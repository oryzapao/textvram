==> flow/design.v <==
module ahb_text_vram_bridge #(
    parameter BASE_ADDR  = 32'h40000000,   
    parameter ADDR_WIDTH = 15,              
    parameter MEM_SIZE   = 32'h4B00         
)(
    input  wire        HCLK,
    input  wire        HRESETn,
    input  wire        HSEL,                
    input  wire [31:0] HADDR,               
    input  wire [31:0] HWDATA,              
    input  wire        HWRITE,              
    input  wire [1:0]  HTRANS,              
    input  wire [2:0]  HSIZE,               
    input  wire [2:0]  HBURST,              
    input  wire        HREADY,              
    output reg  [31:0] HRDATA,              
    output reg         HREADYOUT,           
    output reg  [1:0]  HRESP,               
    output wire        cpu_clk,             
    output reg         cpu_we,              
    output reg  [ADDR_WIDTH-1:0] cpu_addr,  
    output reg  [7:0]  cpu_wdata,           
    input  wire [7:0]  cpu_rdata            
);
    localparam HTRANS_IDLE   = 2'b00;
    localparam HTRANS_BUSY   = 2'b01;
    localparam HTRANS_NONSEQ = 2'b10;
    localparam HTRANS_SEQ    = 2'b11;
    localparam HBURST_SINGLE = 3'b000;
    localparam HBURST_INCR   = 3'b001;
    localparam HBURST_WRAP4  = 3'b010;
    localparam HBURST_INCR4  = 3'b011;
    localparam HBURST_WRAP8  = 3'b100;
    localparam HBURST_INCR8  = 3'b101;
    localparam HBURST_WRAP16 = 3'b110;
    localparam HBURST_INCR16 = 3'b111;
    localparam HSIZE_BYTE = 3'b000;   
    localparam HSIZE_HALF = 3'b001;   
    localparam HSIZE_WORD = 3'b010;   
    localparam HRESP_OKAY  = 2'b00;
    localparam HRESP_ERROR = 2'b01;
    reg [31:0] addr_reg;
    reg        write_reg;
    reg [2:0]  size_reg;
    reg        trans_valid_reg;
    reg        error_reg;
    reg        error_resp_reg;   
    wire [31:0] addr_offset;
    wire        addr_valid;
    wire        trans_valid;
    wire        wrap_burst;
    wire        addr_error;    
    wire [1:0] byte_lane;
    assign cpu_clk = HCLK;
    assign trans_valid = HSEL && HREADY && (HTRANS == HTRANS_NONSEQ || HTRANS == HTRANS_SEQ);
    assign wrap_burst = (HBURST == HBURST_WRAP4 || HBURST == HBURST_WRAP8 || HBURST == HBURST_WRAP16);
    assign addr_offset = HADDR - BASE_ADDR;
    assign addr_valid  = (HADDR >= BASE_ADDR) && (addr_offset < MEM_SIZE);
    assign addr_error = !addr_valid || wrap_burst;
    assign byte_lane = addr_reg[1:0];
    always @(posedge HCLK or negedge HRESETn) begin
        if (!HRESETn) begin
            addr_reg        <= 32'h0;
            write_reg       <= 1'b0;
            size_reg        <= 3'b0;
            trans_valid_reg <= 1'b0;
            error_reg       <= 1'b0;
            error_resp_reg  <= 1'b0;
        end else begin
            if (trans_valid) begin
                addr_reg        <= HADDR;
                write_reg       <= HWRITE;
                size_reg        <= HSIZE;
                trans_valid_reg <= 1'b1;
                error_reg       <= addr_error;
            end else begin
                trans_valid_reg <= 1'b0;
                error_reg       <= 1'b0;
            end
            error_resp_reg <= error_reg;
        end
    end
    always @(*) begin
        cpu_addr = addr_reg[ADDR_WIDTH-1:0];
    end
    always @(*) begin
        case (size_reg)
            HSIZE_BYTE: begin
                case (byte_lane)
                    2'b00: cpu_wdata = HWDATA[7:0];
                    2'b01: cpu_wdata = HWDATA[15:8];
                    2'b10: cpu_wdata = HWDATA[23:16];
                    2'b11: cpu_wdata = HWDATA[31:24];
                endcase
            end
            HSIZE_HALF: begin
                case (byte_lane[1])
                    1'b0: cpu_wdata = HWDATA[7:0];
                    1'b1: cpu_wdata = HWDATA[23:16];
                endcase
            end
            HSIZE_WORD: begin
                cpu_wdata = HWDATA[7:0];
            end
            default: begin
                cpu_wdata = HWDATA[7:0];
            end
        endcase
    end
    always @(*) begin
        if (trans_valid_reg && write_reg && !error_reg) begin
            cpu_we = 1'b1;
        end else begin
            cpu_we = 1'b0;
        end
    end
    always @(*) begin
        if (trans_valid_reg && !write_reg && !error_reg) begin
            case (size_reg)
                HSIZE_BYTE: begin
                    case (byte_lane)
                        2'b00: HRDATA = {24'h0, cpu_rdata};
                        2'b01: HRDATA = {16'h0, cpu_rdata, 8'h0};
                        2'b10: HRDATA = {8'h0, cpu_rdata, 16'h0};
                        2'b11: HRDATA = {cpu_rdata, 24'h0};
                    endcase
                end
                HSIZE_HALF: begin
                    case (byte_lane[1])
                        1'b0: HRDATA = {16'h0, 8'h0, cpu_rdata};
                        1'b1: HRDATA = {8'h0, cpu_rdata, 16'h0};
                    endcase
                end
                HSIZE_WORD: begin
                    HRDATA = {24'h0, cpu_rdata};
                end
                default: begin
                    HRDATA = {24'h0, cpu_rdata};
                end
            endcase
        end else begin
            HRDATA = 32'h0;
        end
    end
    always @(*) begin
        if (error_reg || error_resp_reg) begin
            HRESP = HRESP_ERROR;
        end else begin
            HRESP = HRESP_OKAY;
        end
    end
    always @(*) begin
        if (error_reg && !error_resp_reg) begin
            HREADYOUT = 1'b0;
        end else begin
            HREADYOUT = 1'b1;
        end
    end
endmodule
**From RTL to reports: ahb_text_vram_bridge**

The steps from the RTL of ahb_text_vram_bridge to its reports follow in flow order.
Lines are those of the file above, counted from 1.
Operators: Yosys type, input widths -> output width; for muxes data width and select width s.
Cell names lack the library's common part.
A cell with - has no value.

- Design top: ahb_text_vram_bridge
- Clock input: HCLK
- Cell library: sky130hd
- Timing corner: tt_025C_1v80

**Word level**

Source: Yosys, flattened and elaborated, memories not mapped. Widths are those after wreduce; folded enables and synchronous resets count as part of the registers. Registers that Yosys merges into a memory's read port (data or address) are not register bits. Print and check cells do not count. Equal cells are merged and count once.

- Bits in registers: 22
- Output and inout port bits: 60

- Add/subtract/negate cells: 1
- $lt $le $gt $ge: 2
- Equal/unequal tests: 9
- Muxes and demuxes: 12
- Bitwise operators: 1
- Reduce/logical cells: 19

Operators with widths:

| kind | number |
|---|---|
| $pmux 32 s4 | 1 |
| $pmux 32 s2 | 2 |
| $lt 32x15->1 const B | 1 |
| $sub 32x31->32 const B | 1 |
| $ge 32x31->1 const B | 1 |
| $pmux 8 s4 | 1 |
| $mux 32 | 1 |
| $pmux 8 s2 | 2 |
| $logic_and 1x1->1 | 8 |
| $eq 2x2->1 const B | 4 |
| $eq 3x3->1 const B | 2 |
| $logic_or 1x1->1 | 5 |
| $mux 1 | 5 |
| $logic_not 1->1 | 4 |
| $eq 3x1->1 const B | 1 |
| $eq 3x2->1 const B | 1 |
| $logic_not 3->1 | 1 |
| $eq 2x1->1 const B | 1 |
| $logic_not 2->1 | 1 |
| $not 1->1 | 1 |

**Logic depth**

Yosys ltp: most cells in a row. Word level: on the elaborated netlist, between registers, memories and ports. Mapped: between sequential cells and ports; inverters and the memories' decode and read muxes count.

- Word-level depth: 6
- ABC_AREA: 0
- Depth in mapped cells: 6

**Synthesis result**

Source: synth_stat.txt of the flow (Yosys; design flattened, memories mapped). It holds for the ABC_AREA given above (unset counts as 0); a run with the other value may have another netlist.

Cell types:

| cell | number | total area (um^2) |
|---|---|---|
| dfrtp_1 | 22 | 550.528 |
| mux2_2 | 19 | 213.955 |
| nor2_1 | 33 | 123.869 |
| a21oi_1 | 23 | 115.11 |
| a211o_1 | 8 | 70.067 |
| a221o_1 | 7 | 70.067 |
| and3b_1 | 8 | 70.067 |
| mux2i_1 | 7 | 70.067 |
| a22oi_1 | 7 | 52.55 |
| o21bai_1 | 7 | 52.55 |
| buf_2 | 10 | 50.048 |
| nor2_2 | 8 | 50.048 |
| buf_4 | 5 | 37.536 |
| nand2_1 | 9 | 33.782 |
| buf_6 | 2 | 22.522 |
| mux4_2 | 1 | 22.522 |
| nand2b_1 | 3 | 18.768 |
| and4bb_4 | 1 | 16.266 |

Other cell types: 20; their cells: 25.

- Mapped cells: 205
- Synthesis area: 1,800.5 um^2
- Sequential area: 550.5 um^2
- Flip-flop cells: 22
- Buffers: 19

Data sheet: physical implementation of ahb_text_vram_bridge

Record of 2 stored runs of the RTL-to-layout flow on ahb_text_vram_bridge, platform sky130hd. The runs are unordered. Constraints: input delay and output delay 20% of the set period each, output load 0.01 pF.
"period reached": clock period set for the run, less the worst setup slack. It is reckoned from that one timing run; input and output delays stay at 20% of the period that was set.
"worst setup path time" = time allowed to the worst setup path (clock period - input delay - output delay, where it has them) - its slack; a late launch clock adds to it, a late capture clock takes from it.
By "overall power" is meant OpenSTA's value without simulated activity: inputs other than the clock are taken to toggle once in ten clock periods, and the tool carries that through the logic.
A setting shown as n/a is not set for that run.

| item | stored run 1 | stored run 2 |
|---|---|---|
| period_ns | 2.77 | 1.75 |
| CAP_MARGIN | 20 | 20 |
| CORE_MARGIN | 2 | 3 |
| CORE_UTILIZATION | 40 | 26 |
| SLEW_MARGIN | 20 | 30 |
| SETUP_SLACK_MARGIN | n/a | -0.15 |
| PLACE_DENSITY_LB_ADDON | n/a | 0.25 |
| TNS_END_PERCENT | n/a | 80 |
| ABC_AREA | n/a | 0 |
| GPL_TIMING_DRIVEN | n/a | 0 |
| CTS_CLUSTER_DIAMETER | n/a | 296 |
| post-route utilization (%) | 78.5 | 55.4 |
| worst hold slack in the final report (ns) | 0.490 | 0.447 |
| period reached (ns) | 2.725 | 2.201 |
| setup total negative slack (ns) | 0.000 | -10.972 |
| worst setup path time (ns) | 2.17 | 1.85 |
| critical path type | reg-to-output | reg-to-output |
| setup slack of the worst path (ns) | 0.045 | -0.451 |
| chip area in the Yosys report (um^2) | 1,800.5 | 1,800.5 |
| overall power (mW) | 1.566 | 2.750 |
| area inside the die boundary (um^2) | 5,053.8 | 7,959.3 |
| area of the standard cells in the finished layout (um^2) | 3,419.5 | 3,616.0 |
